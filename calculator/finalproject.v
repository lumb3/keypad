==> flow/design.v <==
module finalproject #(
    parameter CLK_FREQ_HZ = 50_000_000,
    parameter SCAN_RATE   = 1000
)(
    input  wire        CLK,
    input  wire        RST_N,
    input  wire [3:0]  ROWS,
    output reg  [3:0]  COLS,
    output reg  [7:0]  HEX0,
    output reg  [7:0]  HEX1,
    output reg  [7:0]  HEX2,
    output reg  [9:0]  LEDS,
    output reg  [7:0]  DBG
);
    localparam integer COUNT_MAX = CLK_FREQ_HZ / SCAN_RATE;
    reg [$clog2(COUNT_MAX)-1:0] clk_cnt = 0;
    reg clk_en = 0;
    always @(posedge CLK or negedge RST_N) begin
        if (!RST_N) begin
            clk_cnt <= 0;
            clk_en  <= 0;
        end else begin
            if (clk_cnt == COUNT_MAX-1) begin
                clk_cnt <= 0;
                clk_en  <= 1;
            end else begin
                clk_cnt <= clk_cnt + 1;
                clk_en  <= 0;
            end
        end
    end
    reg [1:0] col_index = 0;
    always @(posedge CLK or negedge RST_N) begin
        if (!RST_N) begin
            col_index <= 0;
            COLS <= 4'b1110;
        end else if (clk_en) begin
            case (col_index)
                2'd0: COLS <= 4'b1110;
                2'd1: COLS <= 4'b1101;
                2'd2: COLS <= 4'b1011;
                2'd3: COLS <= 4'b0111;
            endcase
            col_index <= col_index + 1;
        end
    end
    reg [3:0] key_value = 4'hF;
    reg key_pressed = 0;
    reg [3:0] prev_rows = 4'b1111;
    reg [15:0] debounce_timer = 0;
    reg key_ready = 1;
    always @(posedge CLK or negedge RST_N) begin
        if (!RST_N) begin
            key_value <= 4'hF;
            key_pressed <= 0;
            prev_rows <= 4'b1111;
            debounce_timer <= 0;
            key_ready <= 1;
        end else if (clk_en) begin
            key_pressed <= 0;
            if (key_ready) begin
                if (ROWS != 4'b1111 && prev_rows == 4'b1111) begin
                    case ({COLS, ROWS})
                        8'b1110_1110: begin key_value <= 4'd1; key_pressed <= 1; end
                        8'b1110_1101: begin key_value <= 4'd4; key_pressed <= 1; end
                        8'b1110_1011: begin key_value <= 4'd7; key_pressed <= 1; end
                        8'b1110_0111: begin key_value <= 4'hE; key_pressed <= 1; end
                        8'b1101_1110: begin key_value <= 4'd2; key_pressed <= 1; end
                        8'b1101_1101: begin key_value <= 4'd5; key_pressed <= 1; end
                        8'b1101_1011: begin key_value <= 4'd8; key_pressed <= 1; end
                        8'b1101_0111: begin key_value <= 4'd0; key_pressed <= 1; end
                        8'b1011_1110: begin key_value <= 4'd3; key_pressed <= 1; end
                        8'b1011_1101: begin key_value <= 4'd6; key_pressed <= 1; end
                        8'b1011_1011: begin key_value <= 4'd9; key_pressed <= 1; end
                        8'b1011_0111: begin key_value <= 4'hF; key_pressed <= 1; end
                        8'b0111_1110: begin key_value <= 4'hA; key_pressed <= 1; end
                        8'b0111_1101: begin key_value <= 4'hB; key_pressed <= 1; end
                        8'b0111_1011: begin key_value <= 4'hC; key_pressed <= 1; end
                        8'b0111_0111: begin key_value <= 4'hD; key_pressed <= 1; end
                        default: key_pressed <= 0;
                    endcase
                    if (key_pressed) begin
                        key_ready <= 0;
                        debounce_timer <= 0;
                    end
                end
            end else begin
                debounce_timer <= debounce_timer + 1;
                if (debounce_timer >= 16'd1000) begin
                    key_ready <= 1;
                end
            end
            prev_rows <= ROWS;
        end
    end
    reg [6:0] operand1 = 0;
    reg [6:0] operand2 = 0;
    reg [2:0] operation = 0;
    reg [7:0] result = 0;
    reg calculation_done = 0;
    reg display_result = 0;
    reg input_first_operand = 1;
    reg [1:0] digit_count = 0;
    reg [3:0] display_digit1 = 0;
    reg [3:0] display_digit0 = 0;
    reg [25:0] input_delay_counter = 0;
    reg input_ready = 1;
    localparam OP_NONE = 3'd0;
    localparam OP_ADD  = 3'd1;
    localparam OP_SUB  = 3'd2;
    localparam OP_MUL  = 3'd3;
    localparam OP_DIV  = 3'd4;
    reg key_pressed_prev = 0;
    always @(posedge CLK or negedge RST_N) begin
        if (!RST_N) begin
            key_pressed_prev <= 0;
        end else begin
            key_pressed_prev <= key_pressed;
        end
    end
    wire key_rising_edge = key_pressed && !key_pressed_prev;
    always @(posedge CLK or negedge RST_N) begin
        if (!RST_N) begin
            operand1 <= 0;
            operand2 <= 0;
            operation <= OP_NONE;
            result <= 0;
            calculation_done <= 0;
            display_result <= 0;
            input_first_operand <= 1;
            digit_count <= 0;
            display_digit1 <= 0;
            display_digit0 <= 0;
            input_delay_counter <= 0;
            input_ready <= 1;
        end else begin
            if (!input_ready) begin
                input_delay_counter <= input_delay_counter + 1;
                if (input_delay_counter >= 26'd50_000_000) begin  
                    input_ready <= 1;
                    input_delay_counter <= 0;
                end
            end
            if (key_rising_edge && input_ready) begin
                LEDS[3:0] <= key_value;
                if (key_value == 4'hE) begin
                    operand1 <= 0;
                    operand2 <= 0;
                    operation <= OP_NONE;
                    result <= 0;
                    calculation_done <= 0;
                    display_result <= 0;
                    input_first_operand <= 1;
                    digit_count <= 0;
                    display_digit1 <= 0;
                    display_digit0 <= 0;
                    input_ready <= 1;
                end else if (!calculation_done) begin
                    input_ready <= 0;
                    if (key_value <= 4'd9) begin
                        if (input_first_operand) begin
                            case (digit_count)
                                2'd0: begin
                                    operand1 <= key_value;
                                    display_digit1 <= 0;
                                    display_digit0 <= key_value;
                                    digit_count <= 1;
                                end
                                2'd1: begin
                                    operand1 <= (operand1 * 7'd10) + key_value;
                                    display_digit1 <= operand1[3:0];
                                    display_digit0 <= key_value;
                                    digit_count <= 2;
                                end
                                default: begin
                                    operand1 <= key_value;
                                    display_digit1 <= 0;
                                    display_digit0 <= key_value;
                                    digit_count <= 1;
                                end
                            endcase
                        end else begin
                            case (digit_count)
                                2'd0: begin
                                    operand2 <= key_value;
                                    display_digit1 <= 0;
                                    display_digit0 <= key_value;
                                    digit_count <= 1;
                                end
                                2'd1: begin
                                    operand2 <= (operand2 * 7'd10) + key_value;
                                    display_digit1 <= operand2[3:0];
                                    display_digit0 <= key_value;
                                    digit_count <= 2;
                                end
                                default: begin
                                    operand2 <= key_value;
                                    display_digit1 <= 0;
                                    display_digit0 <= key_value;
                                    digit_count <= 1;
                                end
                            endcase
                        end
                    end else if (key_value >= 4'hA && key_value <= 4'hD) begin
                        case (key_value)
                            4'hA: operation <= OP_ADD;
                            4'hB: operation <= OP_SUB;
                            4'hC: operation <= OP_MUL;
                            4'hD: operation <= OP_DIV;
                        endcase
                        display_result <= 0;
                        input_first_operand <= 0;
                        digit_count <= 0;
                    end else if (key_value == 4'hF) begin
                        calculation_done <= 1;
                        display_result = 1;
                        case (operation)
                            OP_ADD: result <= operand1 + operand2;
                            OP_SUB: result <= (operand1 >= operand2) ? (operand1 - operand2) : 0;
                            OP_MUL: result <= operand1 * operand2;
                            OP_DIV: result <= (operand2 != 0) ? (operand1 / operand2) : 8'hEE;
                            default: result <= 0;
                        endcase
                    end
                end
            end
        end
    end
    function [6:0] bcd2seg7;
        input [3:0] bcd;
        begin
            case (bcd)
                4'd0: bcd2seg7 = 7'b1000000;
                4'd1: bcd2seg7 = 7'b1111001;
                4'd2: bcd2seg7 = 7'b0100100;
                4'd3: bcd2seg7 = 7'b0110000;
                4'd4: bcd2seg7 = 7'b0011001;
                4'd5: bcd2seg7 = 7'b0010010;
                4'd6: bcd2seg7 = 7'b0000010;
                4'd7: bcd2seg7 = 7'b1111000;
                4'd8: bcd2seg7 = 7'b0000000;
                4'd9: bcd2seg7 = 7'b0010000;
                4'hA: bcd2seg7 = 7'b0001000;
                4'hB: bcd2seg7 = 7'b0000011;
                4'hC: bcd2seg7 = 7'b1000110;
                4'hD: bcd2seg7 = 7'b0100001;
                4'hE: bcd2seg7 = 7'b0000110;
                4'hF: bcd2seg7 = 7'b0001110;
                default: bcd2seg7 = 7'b1111111;
            endcase
        end
    endfunction
    function [3:0] get_tens_digit;
        input [6:0] number;
        begin
            if (number >= 90) get_tens_digit = 4'd9;
            else if (number >= 80) get_tens_digit = 4'd8;
            else if (number >= 70) get_tens_digit = 4'd7;
            else if (number >= 60) get_tens_digit = 4'd6;
            else if (number >= 50) get_tens_digit = 4'd5;
            else if (number >= 40) get_tens_digit = 4'd4;
            else if (number >= 30) get_tens_digit = 4'd3;
            else if (number >= 20) get_tens_digit = 4'd2;
            else if (number >= 10) get_tens_digit = 4'd1;
            else get_tens_digit = 4'd0;
        end
    endfunction
    function [3:0] get_units_digit;
        input [6:0] number;
        begin
            get_units_digit = number - (get_tens_digit(number) * 10);
        end
    endfunction
    reg [3:0] op_display;
    always @(*) begin
        case (operation)
            OP_ADD: op_display = 4'hA;
            OP_SUB: op_display = 4'hB;
            OP_MUL: op_display = 4'hC;
            OP_DIV: op_display = 4'hD;
            default: op_display = 4'hF;
        endcase
        if (display_result) begin
            if (result == 8'hEE && operation == OP_DIV) begin
                HEX0 = {1'b1, bcd2seg7(4'hE)};
                HEX1 = {1'b1, bcd2seg7(4'hE)};
            end else begin
                HEX0 = {1'b1, bcd2seg7(get_units_digit(result[6:0]))};
                HEX1 = {1'b1, bcd2seg7(get_tens_digit(result[6:0]))};
            end
            HEX2 = {1'b1, bcd2seg7(op_display)};
        end else begin
            HEX0 = {1'b1, bcd2seg7(display_digit0)};
            if (digit_count == 2'd2) begin
                HEX1 = {1'b1, bcd2seg7(display_digit1)};
            end else begin
                HEX1 = 8'b11111111;
            end
            if (operation != OP_NONE) begin
                HEX2 = {1'b1, bcd2seg7(op_display)};
            end else begin
                HEX2 = 8'b11111111;
            end
        end
        LEDS[9] = calculation_done;
        LEDS[8] = (operation != OP_NONE);
        LEDS[7] = input_first_operand;
        LEDS[6:5] = digit_count;
        LEDS[4] = input_ready;
        DBG[3:0] = operand1[3:0];
        DBG[7:4] = {operation, calculation_done};
    end
endmodule
Tool chain data of finalproject
The steps from the RTL of finalproject to its reports follow in flow order. Line numbers count from 1 in the design file above. Operators carry their Yosys type and port widths (W data, S select, Z words). A cell with n/a has no value.

Design top: finalproject. Clock: CLK. Library: sky130hd. Library corner: tt_025C_1v80.

Word level
Source: Yosys, flattened and elaborated, memories not mapped. Widths are those after wreduce. Registers that Yosys merges into a memory's read port (data or address) are not register bits. Print and check cells do not count. Yosys's memory passes give these memory sizes; they may raise the number of words (mostly to a power of two), join words into wider ones and drop unused or constant bits.

For flip-flop bits (word level) the number is 119. The entry for memory bits (read-only) reads 672. Under memories kept stands 6. Under bits of input ports stands 6. Under output and inout bits stands 46. The entry for cells after elaboration reads 218.

Memories: (name not given) (words 16, width 7, read ports 1, wr ports 0, RTL line 232) `case (bcd)`; (name not given) (words 16, width 7, read ports 1, wr ports 0, RTL line 232); (name not given) (words 16, width 7, read ports 1, wr ports 0, RTL line 232); (name not given) (words 16, width 7, read ports 1, wr ports 0, RTL line 232); (name not given) (words 16, width 7, read ports 1, wr ports 0, RTL line 232); (name not given) (words 16, width 7, read ports 1, wr ports 0, RTL line 232).

Under $add $sub $neg stands 9. Under multipliers stands 4. Div/mod/pow operators: 1. The figure for magnitude comparators is 15. The figure for equality and inequality tests is 41. The entry for muxes and demuxes reads 90. The entry for reductions and logical operators reads 29.

Operator list (number): $mux W7 (17); $eq A8 B8 Y1 const B (13); $pmux W4 S16 (1); $mux W16 (4); $div A7 B7 Y8 (1); $mul A7 B7 Y8 (1); $mux W8 (7); $mux W4 (13); $mul A7 B3 Y6 const B (2); $add A16 B1 Y16 const B (2); $eq A8 B7 Y1 const B (4); $pmux W8 S4 (1); $eq A4 B4 Y1 const B (7); $mux W1 (28); $add A26 B1 Y26 const B (1); $ge A26 B26 Y1 const B (1); $mux W26 (1); $pmux W3 S4 (2); $mux W3 (8); $ge A7 B6 Y1 const B (3); $ge A7 B7 Y1 const B (3); $reduce_and A4 Y1 (5); $ge A16 B10 Y1 const B (1); $eq A16 B16 Y1 const B (1); $reduce_bool A16 Y1 (1); $reduce_or A16 Y1 (1); $pmux W4 S4 (1); $add A7 B4 Y7 (2).

Not listed: further kinds 29, cells in them 57.

Longest topological paths
Longest topological path by Yosys (ltp), each cell counted once; first at word level (registers and memories cut), then after technology mapping (sequential cells cut; the memories' decode and read muxes count).

For word-level depth the number is 14. For ABC_AREA the number is 0. The entry for mapped depth reads 46.

Mapped cells and area
Source: synth_stat.txt of the flow (Yosys; design flattened, memories mapped). It holds for the ABC_AREA given above (unset counts as 0); a run with the other value may have another netlist. The area totals of this step are shown rounded.

Under cell count stands 1319. The figure for synthesis area is 0.0111 mm2. For area of sequential cells the number is 0.00302 mm2. Flip-flop cells: 119.

Cells by type: sky130_fd_sc_hd__dfrtp_1 (number 101, area in all 2.53E+03 um2); sky130_fd_sc_hd__ha_1 (number 112, area in all 1.4E+03 um2); sky130_fd_sc_hd__nand2_1 (number 121, area in all 454.186 um2); sky130_fd_sc_hd__nor2_1 (number 112, area in all 420.403 um2); sky130_fd_sc_hd__xnor2_1 (number 44, area in all 385.37 um2); sky130_fd_sc_hd__fa_1 (number 19, area in all 380.365 um2); sky130_fd_sc_hd__o21ai_0 (number 74, area in all 370.355 um2); sky130_fd_sc_hd__dfstp_2 (number 14, area in all 367.853 um2); sky130_fd_sc_hd__a21oi_1 (number 69, area in all 345.331 um2); sky130_fd_sc_hd__inv_1 (number 86, area in all 322.81 um2); sky130_fd_sc_hd__mux2i_1 (number 29, area in all 290.278 um2); sky130_fd_sc_hd__mux2_2 (number 22, area in all 247.738 um2); sky130_fd_sc_hd__xor2_1 (number 25, area in all 218.96 um2); sky130_fd_sc_hd__o31ai_1 (number 26, area in all 195.187 um2); sky130_fd_sc_hd__clkbuf_1 (number 51, area in all 191.434 um2); sky130_fd_sc_hd__o21a_1 (number 25, area in all 187.68 um2); sky130_fd_sc_hd__a21o_1 (number 24, area in all 180.173 um2); sky130_fd_sc_hd__nor3_1 (number 36, area in all 180.173 um2).

Not listed: further types 66, cells in them 329.

Worst setup path after synthesis
Path of least setup slack by OpenSTA after synthesis, without wires, with an ideal clock, recovery checks aside; 20% of the period is set as input and as output delay. Where synthesis merged equal registers, the netlist keeps one of their names.

Kind: register to register. Start point: register operand2[1]. End point: register result[0]. Period: 8990 ps. Setup time: 136 ps. Under arrival stands 9397 ps. The entry for data required time reads 8854 ps. The figure for setup slack is -543 ps. Under delay of the path stands 9533 ps. For driving pins on the path the number is 44. The entry for path buffers reads 2. The figure for synthesis period reached is 9533 ps.

"delay of the path" = arrival - input delay + setup time. "driving pins on the path": output pins that drive a net of the path, with the launching flip-flop's if there is one; two outputs of one cell count as two. "synthesis period reached" is the clock period less the worst setup slack; recovery checks do not enter. This is arithmetic on one report: input and output delays are still those of the set period (20% each). The rows between start and end are the longest chain of elaborated cells between them; the timing report does not say that the signal goes this way. Where chains are equally long, one stands for them. A line is the first line of the expression or statement that the cell stems from. Yosys adds cells for indexed reads and writes and turns some case tables into memories. At most two assigning lines are given for a register; there are more.

Path through: sky130_fd_sc_hd__dfrtp_1 -> sky130_fd_sc_hd__inv_1 -> sky130_fd_sc_hd__ha_1 -> sky130_fd_sc_hd__a21o_1 -> sky130_fd_sc_hd__a31oi_1 -> sky130_fd_sc_hd__nor2_1 -> sky130_fd_sc_hd__ha_1 -> sky130_fd_sc_hd__o211ai_1 -> sky130_fd_sc_hd__and3_1 -> sky130_fd_sc_hd__nor4_1 -> sky130_fd_sc_hd__or2_2 -> sky130_fd_sc_hd__ha_1 -> sky130_fd_sc_hd__a21o_1 -> sky130_fd_sc_hd__o21a_1 -> sky130_fd_sc_hd__o21a_1 -> sky130_fd_sc_hd__o31ai_2 -> sky130_fd_sc_hd__inv_1 -> sky130_fd_sc_hd__ha_1 -> (+8 left out) -> sky130_fd_sc_hd__nand3_1 -> sky130_fd_sc_hd__a211oi_1 -> sky130_fd_sc_hd__clkbuf_1 -> sky130_fd_sc_hd__mux2_2 -> sky130_fd_sc_hd__ha_1 -> sky130_fd_sc_hd__or4_1 -> sky130_fd_sc_hd__a41oi_1 -> sky130_fd_sc_hd__o21ai_1 -> sky130_fd_sc_hd__clkbuf_1 -> sky130_fd_sc_hd__mux2_2 -> sky130_fd_sc_hd__ha_1 -> sky130_fd_sc_hd__o21a_1 -> sky130_fd_sc_hd__o211ai_1 -> sky130_fd_sc_hd__o21ai_0 -> sky130_fd_sc_hd__a211oi_1 -> sky130_fd_sc_hd__o211ai_1 -> sky130_fd_sc_hd__o21ai_0 -> sky130_fd_sc_hd__o31ai_1. Under cells in the longest elaborated chain stands 8. Under elaborated cells between the ends (all ways) stands 11.

RTL lines, path post-synthesis: start: declaration (RTL line 97) `reg [6:0] operand2 = 0;`; start: assignment (RTL line 185) `operand2 <= key_value;`; start: assignment (RTL line 191) `operand2 <= (operand2 * 7'd10) + key_value;`; $div A7 B7 Y8 (RTL line 221) `OP_DIV: result <= (operand2 != 0) ? (operand1 / operand2) : 8'hEE;`; $mux W8 (RTL line 221); $pmux W8 S4 (RTL line 217) `case (operation)`; $mux W8 (RTL line 214) `end else if (key_value == 4'hF) begin`; $mux W8 (RTL line 204) `end else if (key_value >= 4'hA && key_value <= 4'hD) begin`; $mux W8 (RTL line 160) `if (key_value <= 4'd9) begin`; $mux W8 (RTL line 158) `end else if (!calculation_done) begin`; $mux W8 (RTL line 146) `if (key_value == 4'hE) begin`; end: assignment (RTL line 218) `OP_ADD: result <= operand1 + operand2;`; end: assignment (RTL line 219) `OP_SUB: result <= (operand1 >= operand2) ? (operand1 - operand2) : 0;`; end: declaration (RTL line 99) `reg [7:0] result = 0;`.

Path in the finished layout
From the final timing report of run 1: the path of least setup slack in the routed layout; clock arrival at registers is part of the times. The path's times are printed in steps of 10 ps; the period is the one set.

Kind: register to register. Start point: register operand2[1]. End point: register result[0]. Period: 13900 ps. Setup time: 150 ps. Under arrival stands 11800 ps. The entry for data required time reads 14170 ps. The figure for setup slack is 2370 ps. For driving pins on the path the number is 42. The entry for path buffers reads 0.

The rows between start and end are the longest chain of elaborated cells between them; the timing report does not say that the signal goes this way. Where chains are equally long, one stands for them. At most two assigning lines are given for a register; there are more.

Path through: sky130_fd_sc_hd__dfrtp_1 -> sky130_fd_sc_hd__inv_1 -> sky130_fd_sc_hd__ha_1 -> sky130_fd_sc_hd__a21o_1 -> sky130_fd_sc_hd__a31oi_1 -> sky130_fd_sc_hd__nor2_1 -> sky130_fd_sc_hd__ha_1 -> sky130_fd_sc_hd__o211ai_1 -> sky130_fd_sc_hd__and3_1 -> sky130_fd_sc_hd__nor4_1 -> sky130_fd_sc_hd__or2_2 -> sky130_fd_sc_hd__ha_1 -> sky130_fd_sc_hd__a21o_1 -> sky130_fd_sc_hd__o21a_1 -> sky130_fd_sc_hd__o21a_1 -> sky130_fd_sc_hd__o31ai_2 -> sky130_fd_sc_hd__inv_1 -> sky130_fd_sc_hd__ha_1 -> (+6 left out) -> sky130_fd_sc_hd__o21ai_0 -> sky130_fd_sc_hd__nand2b_1 -> sky130_fd_sc_hd__nand3_1 -> sky130_fd_sc_hd__a211oi_1 -> sky130_fd_sc_hd__mux2_2 -> sky130_fd_sc_hd__ha_1 -> sky130_fd_sc_hd__o21ai_0 -> sky130_fd_sc_hd__nand2b_1 -> sky130_fd_sc_hd__a41oi_1 -> sky130_fd_sc_hd__o21ai_1 -> sky130_fd_sc_hd__mux2_2 -> sky130_fd_sc_hd__ha_1 -> sky130_fd_sc_hd__a2111oi_0 -> sky130_fd_sc_hd__o21ai_0 -> sky130_fd_sc_hd__a211oi_1 -> sky130_fd_sc_hd__o211ai_1 -> sky130_fd_sc_hd__o21ai_0 -> sky130_fd_sc_hd__o31ai_1. Under cells in the longest elaborated chain stands 8. Under elaborated cells between the ends (all ways) stands 11.

RTL lines, path post-layout: start: declaration (RTL line 97) `reg [6:0] operand2 = 0;`; start: assignment (RTL line 185) `operand2 <= key_value;`; start: assignment (RTL line 191) `operand2 <= (operand2 * 7'd10) + key_value;`; $div A7 B7 Y8 (RTL line 221) `OP_DIV: result <= (operand2 != 0) ? (operand1 / operand2) : 8'hEE;`; $mux W8 (RTL line 221); $pmux W8 S4 (RTL line 217) `case (operation)`; $mux W8 (RTL line 214) `end else if (key_value == 4'hF) begin`; $mux W8 (RTL line 204) `end else if (key_value >= 4'hA && key_value <= 4'hD) begin`; $mux W8 (RTL line 160) `if (key_value <= 4'd9) begin`; $mux W8 (RTL line 158) `end else if (!calculation_done) begin`; $mux W8 (RTL line 146) `if (key_value == 4'hE) begin`; end: assignment (RTL line 218) `OP_ADD: result <= operand1 + operand2;`; end: assignment (RTL line 219) `OP_SUB: result <= (operand1 >= operand2) ? (operand1 - operand2) : 0;`; end: declaration (RTL line 99) `reg [7:0] result = 0;`.

Memo
Re: implementation data of finalproject

Measured results for finalproject: 2 stored runs of the Yosys and OpenROAD flow on sky130hd. The settings differ; the order carries no meaning. The constraints put input and output delay at 20% of the set period each and load the outputs with 0.01 pF. "clock period reached" means the clock period less the worst setup slack. The figure is calculated, with input and output delays left at 20% of the set period. "critical setup path time" = time allowed to the worst setup path (clock period - input delay - output delay, where it has them) - its slack; a late launch clock adds to it, a late capture clock takes from it. "power" rests on the timing tool's default activity at the inputs, not on a simulated workload. "critical setup path time" is known to 10 ps. Values from the reports are rounded here.

Files of run 1:
==> flow/run.sh <==
#!/bin/bash
# the make line also repeats the synthesis and layout settings of config.mk as NAME=value (left out here)
make -C /OpenROAD-flow-scripts/flow DESIGN_CONFIG=/design/flow/config.mk WORK_HOME=/design/flow/orfs CLKGATE_MAP_FILE= finish
==> flow/config.mk <==
export PLATFORM = sky130hd
export DESIGN_NAME = finalproject
export DESIGN_NICKNAME = finalproject
export VERILOG_FILES = /design/flow/design.v
export SDC_FILE = /design/flow/constraint.sdc
export NUM_CORES = 4
export LEC_CHECK = 0
export CAP_MARGIN = 0
export CORE_ASPECT_RATIO = 0.5
export CORE_MARGIN = 2
export CORE_UTILIZATION = 51
export CTS_CLUSTER_DIAMETER = 105
export MIN_ROUTING_LAYER = met1
export PLACE_DENSITY_LB_ADDON = 0.06
export SETUP_SLACK_MARGIN = -1.25
export SLEW_MARGIN = 5
export TNS_END_PERCENT = 5
==> flow/constraint.sdc <==
create_clock -name core_clock -period 13.9 [get_ports {CLK}]
set_input_delay 2.7800 -clock core_clock [delete_from_list [all_inputs] [get_ports {CLK}]]
set_output_delay 2.7800 -clock core_clock [all_outputs]
set_load 0.01 [all_outputs]

Results of run 1. The total negative slack on setup checks comes to 0 ps. The final design utilization reads 57.3 %. The clock period reached reads 11527 ps. The critical setup path time stands at 11530 ps. Kind of the worst setup path: register to register. For the standard-cell area of the final layout the run shows 0.0123 mm2. The measured worst hold slack after layout is 413 ps. For the worst setup slack after layout the run shows 2370 ps. The power reads 0.923 mW. The netlist area reported by Yosys is 0.0111 mm2. The die outline area reads 0.023 mm2.

Files of run 2:
==> flow/run.sh <==
#!/bin/bash
# the make line also repeats the synthesis and layout settings of config.mk as NAME=value (left out here)
make -C /OpenROAD-flow-scripts/flow DESIGN_CONFIG=/design/flow/config.mk WORK_HOME=/design/flow/orfs CLKGATE_MAP_FILE= finish
==> flow/config.mk <==
export PLATFORM = sky130hd
export DESIGN_NAME = finalproject
export DESIGN_NICKNAME = finalproject
export VERILOG_FILES = /design/flow/design.v
export SDC_FILE = /design/flow/constraint.sdc
export NUM_CORES = 4
export LEC_CHECK = 0
export CAP_MARGIN = 20
export CORE_MARGIN = 2
export CORE_UTILIZATION = 40
export SLEW_MARGIN = 20
==> flow/constraint.sdc <==
create_clock -name core_clock -period 12.0 [get_ports {CLK}]
set_input_delay 2.4000 -clock core_clock [delete_from_list [all_inputs] [get_ports {CLK}]]
set_output_delay 2.4000 -clock core_clock [all_outputs]
set_load 0.01 [all_outputs]

Results of run 2. The total negative slack on setup checks comes to 0 ps. The final design utilization reads 45.6 %. The clock period reached reads 10799 ps. The critical setup path time stands at 10800 ps. Kind of the worst setup path: register to register. For the standard-cell area of the final layout the run shows 0.0123 mm2. The measured worst hold slack after layout is 430 ps. For the worst setup slack after layout the run shows 1200 ps. The power reads 0.998 mW. The netlist area reported by Yosys is 0.0111 mm2. The die outline area reads 0.0291 mm2.
